==> flow/design.v <==
`timescale 1ns/1ps
module alu(
           clk,            
           rst_n,          
           src1,           
           src2,           
           ALU_control,    
           result,         
           zero,           
           cout,           
           overflow        
           );
input           clk;
input           rst_n;
input  [32-1:0] src1;
input  [32-1:0] src2;
input   [4-1:0] ALU_control;
output [32-1:0] result;
output          zero;
output          cout;
output          overflow;
wire   [32-1:0] result;
wire   [32-1:0] result_t;
reg             zero;
reg             cout;
reg             overflow;
wire   [32-1:0] c;
wire    [2-1:0] op; 
wire  A_invert, B_invert;
wire [32-1:0] temp_diff;
reg [32-1:0] ans_temp;  
assign {A_invert, B_invert} = {ALU_control[3], ALU_control[2]};
assign  op = {ALU_control[1], ALU_control[0]};	
assign result = ans_temp;
assign temp_diff = src1 - src2;
alu_top A0 (.src1(src1[0]), .src2(src2[0]), .less(temp_diff[31]), .A_invert(A_invert), .B_invert(B_invert), .cin(B_invert), .operation(op), .result(result_t[0]), .cout(c[0]));
alu_top A1 (.src1(src1[1]), .src2(src2[1]), .less(0), .A_invert(A_invert), .B_invert(B_invert), .cin(c[0]),     .operation(op), .result(result_t[1]), .cout(c[1]));
alu_top A2 (.src1(src1[2]), .src2(src2[2]), .less(0), .A_invert(A_invert), .B_invert(B_invert), .cin(c[1]),     .operation(op), .result(result_t[2]), .cout(c[2]));
alu_top A3 (.src1(src1[3]), .src2(src2[3]), .less(0), .A_invert(A_invert), .B_invert(B_invert), .cin(c[2]),     .operation(op), .result(result_t[3]), .cout(c[3]));
alu_top A4 (.src1(src1[4]), .src2(src2[4]), .less(0), .A_invert(A_invert), .B_invert(B_invert), .cin(c[3]),     .operation(op), .result(result_t[4]), .cout(c[4]));
alu_top A5 (.src1(src1[5]), .src2(src2[5]), .less(0), .A_invert(A_invert), .B_invert(B_invert), .cin(c[4]),     .operation(op), .result(result_t[5]), .cout(c[5]));
alu_top A6 (.src1(src1[6]), .src2(src2[6]), .less(0), .A_invert(A_invert), .B_invert(B_invert), .cin(c[5]),     .operation(op), .result(result_t[6]), .cout(c[6]));
alu_top A7 (.src1(src1[7]), .src2(src2[7]), .less(0), .A_invert(A_invert), .B_invert(B_invert), .cin(c[6]),     .operation(op), .result(result_t[7]), .cout(c[7]));
alu_top A8 (.src1(src1[8]),  .src2(src2[8]),  .less(0), .A_invert(A_invert), .B_invert(B_invert), .cin(c[7]),      .operation(op), .result(result_t[8]), .cout(c[8]));
alu_top A9 (.src1(src1[9]),  .src2(src2[9]),  .less(0), .A_invert(A_invert), .B_invert(B_invert), .cin(c[8]),      .operation(op), .result(result_t[9]), .cout(c[9]));
alu_top A10 (.src1(src1[10]), .src2(src2[10]), .less(0), .A_invert(A_invert), .B_invert(B_invert), .cin(c[9]),     .operation(op), .result(result_t[10]), .cout(c[10]));
alu_top A11 (.src1(src1[11]), .src2(src2[11]), .less(0), .A_invert(A_invert), .B_invert(B_invert), .cin(c[10]),     .operation(op), .result(result_t[11]), .cout(c[11]));
alu_top A12 (.src1(src1[12]), .src2(src2[12]), .less(0), .A_invert(A_invert), .B_invert(B_invert), .cin(c[11]),     .operation(op), .result(result_t[12]), .cout(c[12]));
alu_top A13 (.src1(src1[13]), .src2(src2[13]), .less(0), .A_invert(A_invert), .B_invert(B_invert), .cin(c[12]),     .operation(op), .result(result_t[13]), .cout(c[13]));
alu_top A14 (.src1(src1[14]), .src2(src2[14]), .less(0), .A_invert(A_invert), .B_invert(B_invert), .cin(c[13]),     .operation(op), .result(result_t[14]), .cout(c[14]));
alu_top A15 (.src1(src1[15]), .src2(src2[15]), .less(0), .A_invert(A_invert), .B_invert(B_invert), .cin(c[14]),     .operation(op), .result(result_t[15]), .cout(c[15]));
alu_top A16 (.src1(src1[16]), .src2(src2[16]), .less(0), .A_invert(A_invert), .B_invert(B_invert), .cin(c[15]),     .operation(op), .result(result_t[16]), .cout(c[16]));
alu_top A17 (.src1(src1[17]), .src2(src2[17]), .less(0), .A_invert(A_invert), .B_invert(B_invert), .cin(c[16]),     .operation(op), .result(result_t[17]), .cout(c[17]));
alu_top A18 (.src1(src1[18]), .src2(src2[18]), .less(0), .A_invert(A_invert), .B_invert(B_invert), .cin(c[17]),     .operation(op), .result(result_t[18]), .cout(c[18]));
alu_top A19 (.src1(src1[19]), .src2(src2[19]), .less(0), .A_invert(A_invert), .B_invert(B_invert), .cin(c[18]),     .operation(op), .result(result_t[19]), .cout(c[19]));
alu_top A20 (.src1(src1[20]), .src2(src2[20]), .less(0), .A_invert(A_invert), .B_invert(B_invert), .cin(c[19]),     .operation(op), .result(result_t[20]), .cout(c[20]));
alu_top A21 (.src1(src1[21]), .src2(src2[21]), .less(0), .A_invert(A_invert), .B_invert(B_invert), .cin(c[20]),     .operation(op), .result(result_t[21]), .cout(c[21]));
alu_top A22 (.src1(src1[22]), .src2(src2[22]), .less(0), .A_invert(A_invert), .B_invert(B_invert), .cin(c[21]),     .operation(op), .result(result_t[22]), .cout(c[22]));
alu_top A23 (.src1(src1[23]), .src2(src2[23]), .less(0), .A_invert(A_invert), .B_invert(B_invert), .cin(c[22]),     .operation(op), .result(result_t[23]), .cout(c[23]));
alu_top A24 (.src1(src1[24]), .src2(src2[24]), .less(0), .A_invert(A_invert), .B_invert(B_invert), .cin(c[23]),     .operation(op), .result(result_t[24]), .cout(c[24]));
alu_top A25 (.src1(src1[25]), .src2(src2[25]), .less(0), .A_invert(A_invert), .B_invert(B_invert), .cin(c[24]),     .operation(op), .result(result_t[25]), .cout(c[25]));
alu_top A26 (.src1(src1[26]), .src2(src2[26]), .less(0), .A_invert(A_invert), .B_invert(B_invert), .cin(c[25]),     .operation(op), .result(result_t[26]), .cout(c[26]));
alu_top A27 (.src1(src1[27]), .src2(src2[27]), .less(0), .A_invert(A_invert), .B_invert(B_invert), .cin(c[26]),     .operation(op), .result(result_t[27]), .cout(c[27]));
alu_top A28 (.src1(src1[28]), .src2(src2[28]), .less(0), .A_invert(A_invert), .B_invert(B_invert), .cin(c[27]),     .operation(op), .result(result_t[28]), .cout(c[28]));
alu_top A29 (.src1(src1[29]), .src2(src2[29]), .less(0), .A_invert(A_invert), .B_invert(B_invert), .cin(c[28]),     .operation(op), .result(result_t[29]), .cout(c[29]));
alu_top A30 (.src1(src1[30]), .src2(src2[30]), .less(0), .A_invert(A_invert), .B_invert(B_invert), .cin(c[29]),     .operation(op), .result(result_t[30]), .cout(c[30]));
alu_top A31 (.src1(src1[31]), .src2(src2[31]), .less(0), .A_invert(A_invert), .B_invert(B_invert), .cin(c[30]),     .operation(op), .result(result_t[31]), .cout(c[31]));
always@( posedge clk or negedge rst_n ) 
begin
	if(!rst_n) begin
	end
	else begin  
	    ans_temp <= result_t;
	    zero <=!(result_t[0]   |  result_t[1]   |  result_t[2]  |  result_t[3]  |  result_t[4]  |  result_t[5]  |  result_t[6]  |  result_t[7]  |  result_t[8]   |  result_t[9]  |   
	                      result_t[10] | result_t[11] |  result_t[12]  |  result_t[13]  |  result_t[14]  |  result_t[15]  |  result_t[16]  |  result_t[17]  |  result_t[18]  |  result_t[19]  |  
	                      result_t[20] | result_t[21] |  result_t[22]  |  result_t[23]  |  result_t[24]  |  result_t[25]  |  result_t[26]  |  result_t[27]  |  result_t[28]  |  result_t[29]  |  
	                      result_t[30] |   result_t[31]) ;
       cout <= c[31];
	   overflow <= c[31] ^ c[30];
	end
end
endmodule
`timescale 1ns/1ps
module alu_top(
               src1,        
               src2,        
               less,        
               A_invert,    
               B_invert,    
               cin,         
               operation,   
               result,      
               cout,        
               );
input         src1;
input         src2;
input         less;
input         A_invert;
input         B_invert;
input         cin;
input [2-1:0] operation;
output        result;
output        cout;
reg           result;
reg cout;
wire          adder_temp;
wire          src1_temp;
wire          src2_temp;
mux_2 a( .d({!src1,src1}) , .select(A_invert), .q(src1_temp));
mux_2 b( .d({!src2,src2}) , .select(B_invert), .q(src2_temp));
always@( src1_temp or src2_temp or operation or cin or less)  
begin
    case(operation)
        0:begin 
                result = src1_temp & src2_temp;
                cout = 0;
             end
        1: begin
                result = src1_temp | src2_temp;
                cout = 0;
            end
        2: begin
                result = src1_temp ^ src2_temp ^ cin; 
                cout =  (src1_temp & src2_temp) | (cin & src1_temp) | (cin & src2_temp);
            end
        3:  begin
                result = less;
                cout = 0;
             end
    endcase
end
endmodule
`timescale 1ns / 1ps
module mux_2(input[2-1:0] d, input select, output reg q);
always@(d or select)
begin
    case(select)
       0: q = d[0];
       1: q = d[1];
    endcase
end
endmodule
## Reports on alu

The steps from the RTL of alu to its reports follow in flow order.
Lines are those of the file above, counted from 1.
Library cell names are shortened.
The mark n/a stands for no value.

- Design top: alu
- Clock port: clk
- Library: sky130hd
- Library corner: tt_025C_1v80

## Elaborated design

Yosys after proc, flatten, opt, wreduce and memory -nomap, before mapping. Memory bits, and registers merged into a memory's read port (data or address), are not among the register bits. Print and check cells are not counted. Equal cells are merged and count once.

- Word width x clocked read ports: 0
- Bits in writable memories: 0
- Register bits: 35
- Latch bits: 0
- Memory bits (read-only): 0
- Memories kept: 0

- Add/subtract/negate cells: 1
- Magnitude comparators: 0
- Bitwise logic cells: 290
- Multiply operators: 0
- Shifts and indexed selects: 0
- Equality and inequality tests: 3
- Divide/modulo/power cells: 0
- Mux-type cells: 128
- Reduce/logical cells: 67

Operator list:

| cell | number |
|---|---|
| case mux 1 bit (select 2 bit) | 96 |
| case mux 1 bit (select 4 bit) | 32 |
| bitwise OR 1 bit | 127 |
| AND 1 bit | 96 |
| bitwise XOR 1 bit | 65 |
| zero test 1 bit | 65 |
| subtractor 32 bit | 1 |
| equality test 2 bit (second input constant) | 2 |
| OR reduction 3 bit | 1 |
| NOT 1 bit | 2 |
| equality test 2 x 1 -> 1 bit (second input constant) | 1 |
| zero test 2 bit | 1 |

## Longest topological paths

Depth = most cells in a row (Yosys ltp): at word level without a register or memory, in the mapped netlist without a sequential cell, where the memories' decode and read muxes count.

- Word-level depth: 131
- ABC_AREA: 0
- Depth in mapped cells: 74
- Gate-level depth less buffers: 70

## Synthesis result

Yosys stat after the flow's synthesis: flattened, memories mapped to cells. It holds for the ABC_AREA given above (unset counts as 0); a run with the other value may have another netlist.

Cell types:

| cell | number |
|---|---|
| ha_1 | 94 |
| edfxtp_1 | 35 |
| fa_1 | 31 |
| xor2_1 | 64 |
| inv_1 | 105 |
| nor2b_1 | 37 |
| nand2b_1 | 31 |
| o31a_1 | 19 |
| mux2i_1 | 12 |
| o21ai_0 | 24 |
| o22ai_1 | 13 |
| a21oi_1 | 14 |
| buf_6 | 5 |
| clkbuf_1 | 12 |
| nand2_1 | 12 |
| nor2b_4 | 3 |
| or4_1 | 5 |
| nor4_1 | 5 |

Other cell types: 19; their cells: 41.

- Mapped flip-flops: 35
- Standard cells after synthesis: 562
- Cell area after synthesis: 5293.8 µm²
- Buffers: 26

The figures by module come from a second, unflattened synthesis with its own total; it is not the netlist above.

- Cells (unflattened synthesis): 601
- Area (unflattened synthesis): 6125.9 µm²

Rows give one instance, submodules left out.

By module:

| module | times used | area (µm²) | seq. area (µm²) | cells |
|---|---|---|---|---|
| alu_top | 32 | 101.3 | 0.0 | 12 |
| alu | 1 | 1921.8 | 1051.0 | 153 |
| mux_2 | 64 | 15.0 | 0.0 | 1 |

## Path before layout

Path of least setup slack by OpenSTA after synthesis, without wires, with an ideal clock, recovery checks aside; 20% of the period is set as input and as output delay. Where synthesis merged equal registers, the netlist keeps one of their names.

- Path kind: input-to-reg
- From: in ALU_control[1]
- To: reg zero
- Launch time at the first pin: 8.500 ns
- Stages on the path: 74
- Path slack: 15.906 ns
- Data required time: 42.366 ns
- Delay of the path: 18.095 ns
- Setup time: 0.134 ns
- Data arrival time: 26.461 ns
- Clock period: 42.5 ns
- Input delay: 8.500 ns
- Synthesis period reached: 26.594 ns

"delay of the path" is the arrival time less input delay plus setup time.
"stages on the path" counts driving pins, that of a launching flip-flop among them; a cell with two outputs on the path counts twice.
"synthesis period reached" is the clock period less the worst setup slack; recovery checks do not enter. This is arithmetic on one report: input and output delays are still those of the set period (20% each).
The rows between start and end are the longest chain of elaborated cells between them; the timing report does not say that the signal goes this way. Where chains are equally long, one stands for them.
A line is the first line of the expression or statement that the cell stems from. Yosys adds cells for indexed reads and writes and turns some case tables into memories.

- Path through: buf_6 buf_6 buf_6 buf_2 nor2b_1 clkbuf_1 o211ai_1 fa_1 nand2b_1 fa_1 nand2b_1 fa_1 nand2b_1 fa_1 nand2b_1 fa_1 nand2b_1 fa_1 [38 not listed] nand2b_1 fa_1 nand2b_1 fa_1 nand2b_1 fa_1 nand2b_1 fa_1 nand2b_1 fa_1 nor2_1 fa_1 mux2i_1 o22ai_1 or4_1 nor4_1 and4_1 and4b_1
- Cells in the longest elaborated chain: 127
- Elaborated cells between the ends (all ways): 251
- RTL lines with such cells: 4

Ends and longest elaborated chain, after synthesis:

| item | RTL line | source |
|---|---|---|
| from (decl) | 17 | `input   [4-1:0] ALU_control;` |
| zero test 2 bit | 113 | `case(operation)` |
| OR reduction 3 bit | n/a |  |
| case mux 1 bit (select 2 bit) | 113 |  |
| AND 1 bit | 124 | `cout =  (src1_temp & src2_temp) \| (cin & src1_temp) \| (cin & src2_temp);` |
| bitwise OR 1 bit x2 | 124 |  |
| case mux 1 bit (select 2 bit) | 113 |  |
| AND 1 bit | 124 |  |
| [111 not listed] | n/a |  |
| AND 1 bit | 124 |  |
| bitwise OR 1 bit x2 | 124 |  |
| case mux 1 bit (select 2 bit) | 113 |  |
| bitwise XOR 1 bit | 123 | `result = src1_temp ^ src2_temp ^ cin;` |
| case mux 1 bit (select 4 bit) | 113 |  |
| bitwise OR 1 bit | 74 | `zero <=!(result_t[0] \| result_t[1] \| result_t[2] \| result_t[3] \| result_t[4] \| result_t[5] \| result_t[6] \| res ...` |
| zero test 1 bit | 74 |  |
| to (assign) | 74 |  |
| to (decl) | 19 | `output          zero;` |

Some nets on the timed path still bear RTL names; the line given drives or declares the net.

Named nets, after synthesis:

| signal | RTL line |
|---|---|
| A31.result | 113 |

Ticket comment

2 stored runs of alu in the flow (synthesis by Yosys, layout by OpenROAD, sky130hd cells), in arbitrary order. Constraints: input delay and output delay 20% of the set period each, output load 0.01 pF.

### Flow run A

==> flow/run.sh <==
#!/bin/bash
# the make line also repeats the synthesis and layout settings of config.mk as NAME=value (left out here)
make -C /OpenROAD-flow-scripts/flow DESIGN_CONFIG=/design/flow/config.mk WORK_HOME=/design/flow/orfs CLKGATE_MAP_FILE= finish
==> flow/config.mk <==
export PLATFORM = sky130hd
export DESIGN_NAME = alu
export DESIGN_NICKNAME = alu
export VERILOG_FILES = /design/flow/design.v
export SDC_FILE = /design/flow/constraint.sdc
export NUM_CORES = 4
export LEC_CHECK = 0
export ABC_AREA = 0
export CAP_MARGIN = 20
export CORE_MARGIN = 9
export CORE_UTILIZATION = 72
export GPL_TIMING_DRIVEN = 0
export MAX_ROUTING_LAYER = met4
export SETUP_SLACK_MARGIN = 0.46
export SLEW_MARGIN = 20
export TNS_END_PERCENT = 40
==> flow/constraint.sdc <==
create_clock -name core_clock -period 25.3 [get_ports {clk}]
set_input_delay 5.0600 -clock core_clock [delete_from_list [all_inputs] [get_ports {clk}]]
set_output_delay 5.0600 -clock core_clock [all_outputs]
set_load 0.01 [all_outputs]

Outcome of flow run A: unfinished; error ODB-0269 in routing

### Flow run B

==> flow/run.sh <==
#!/bin/bash
# the make line also repeats the synthesis and layout settings of config.mk as NAME=value (left out here)
make -C /OpenROAD-flow-scripts/flow DESIGN_CONFIG=/design/flow/config.mk WORK_HOME=/design/flow/orfs CLKGATE_MAP_FILE= finish
==> flow/config.mk <==
export PLATFORM = sky130hd
export DESIGN_NAME = alu
export DESIGN_NICKNAME = alu
export VERILOG_FILES = /design/flow/design.v
export SDC_FILE = /design/flow/constraint.sdc
export NUM_CORES = 4
export LEC_CHECK = 0
export ABC_AREA = 1
export CAP_MARGIN = 20
export CELL_PAD_IN_SITES_DETAIL_PLACEMENT = 2
export CELL_PAD_IN_SITES_GLOBAL_PLACEMENT = 1
export CORE_MARGIN = 2
export CORE_UTILIZATION = 46
export CTS_CLUSTER_DIAMETER = 95
export MIN_ROUTING_LAYER = met2
export PLACE_DENSITY = 0.58
export SETUP_SLACK_MARGIN = 4.32
export SLEW_MARGIN = 20
==> flow/constraint.sdc <==
create_clock -name core_clock -period 29.6 [get_ports {clk}]
set_input_delay 5.9200 -clock core_clock [delete_from_list [all_inputs] [get_ports {clk}]]
set_output_delay 5.9200 -clock core_clock [all_outputs]
set_load 0.01 [all_outputs]

Outcome of flow run B: unfinished; error DPL-0033 in placement
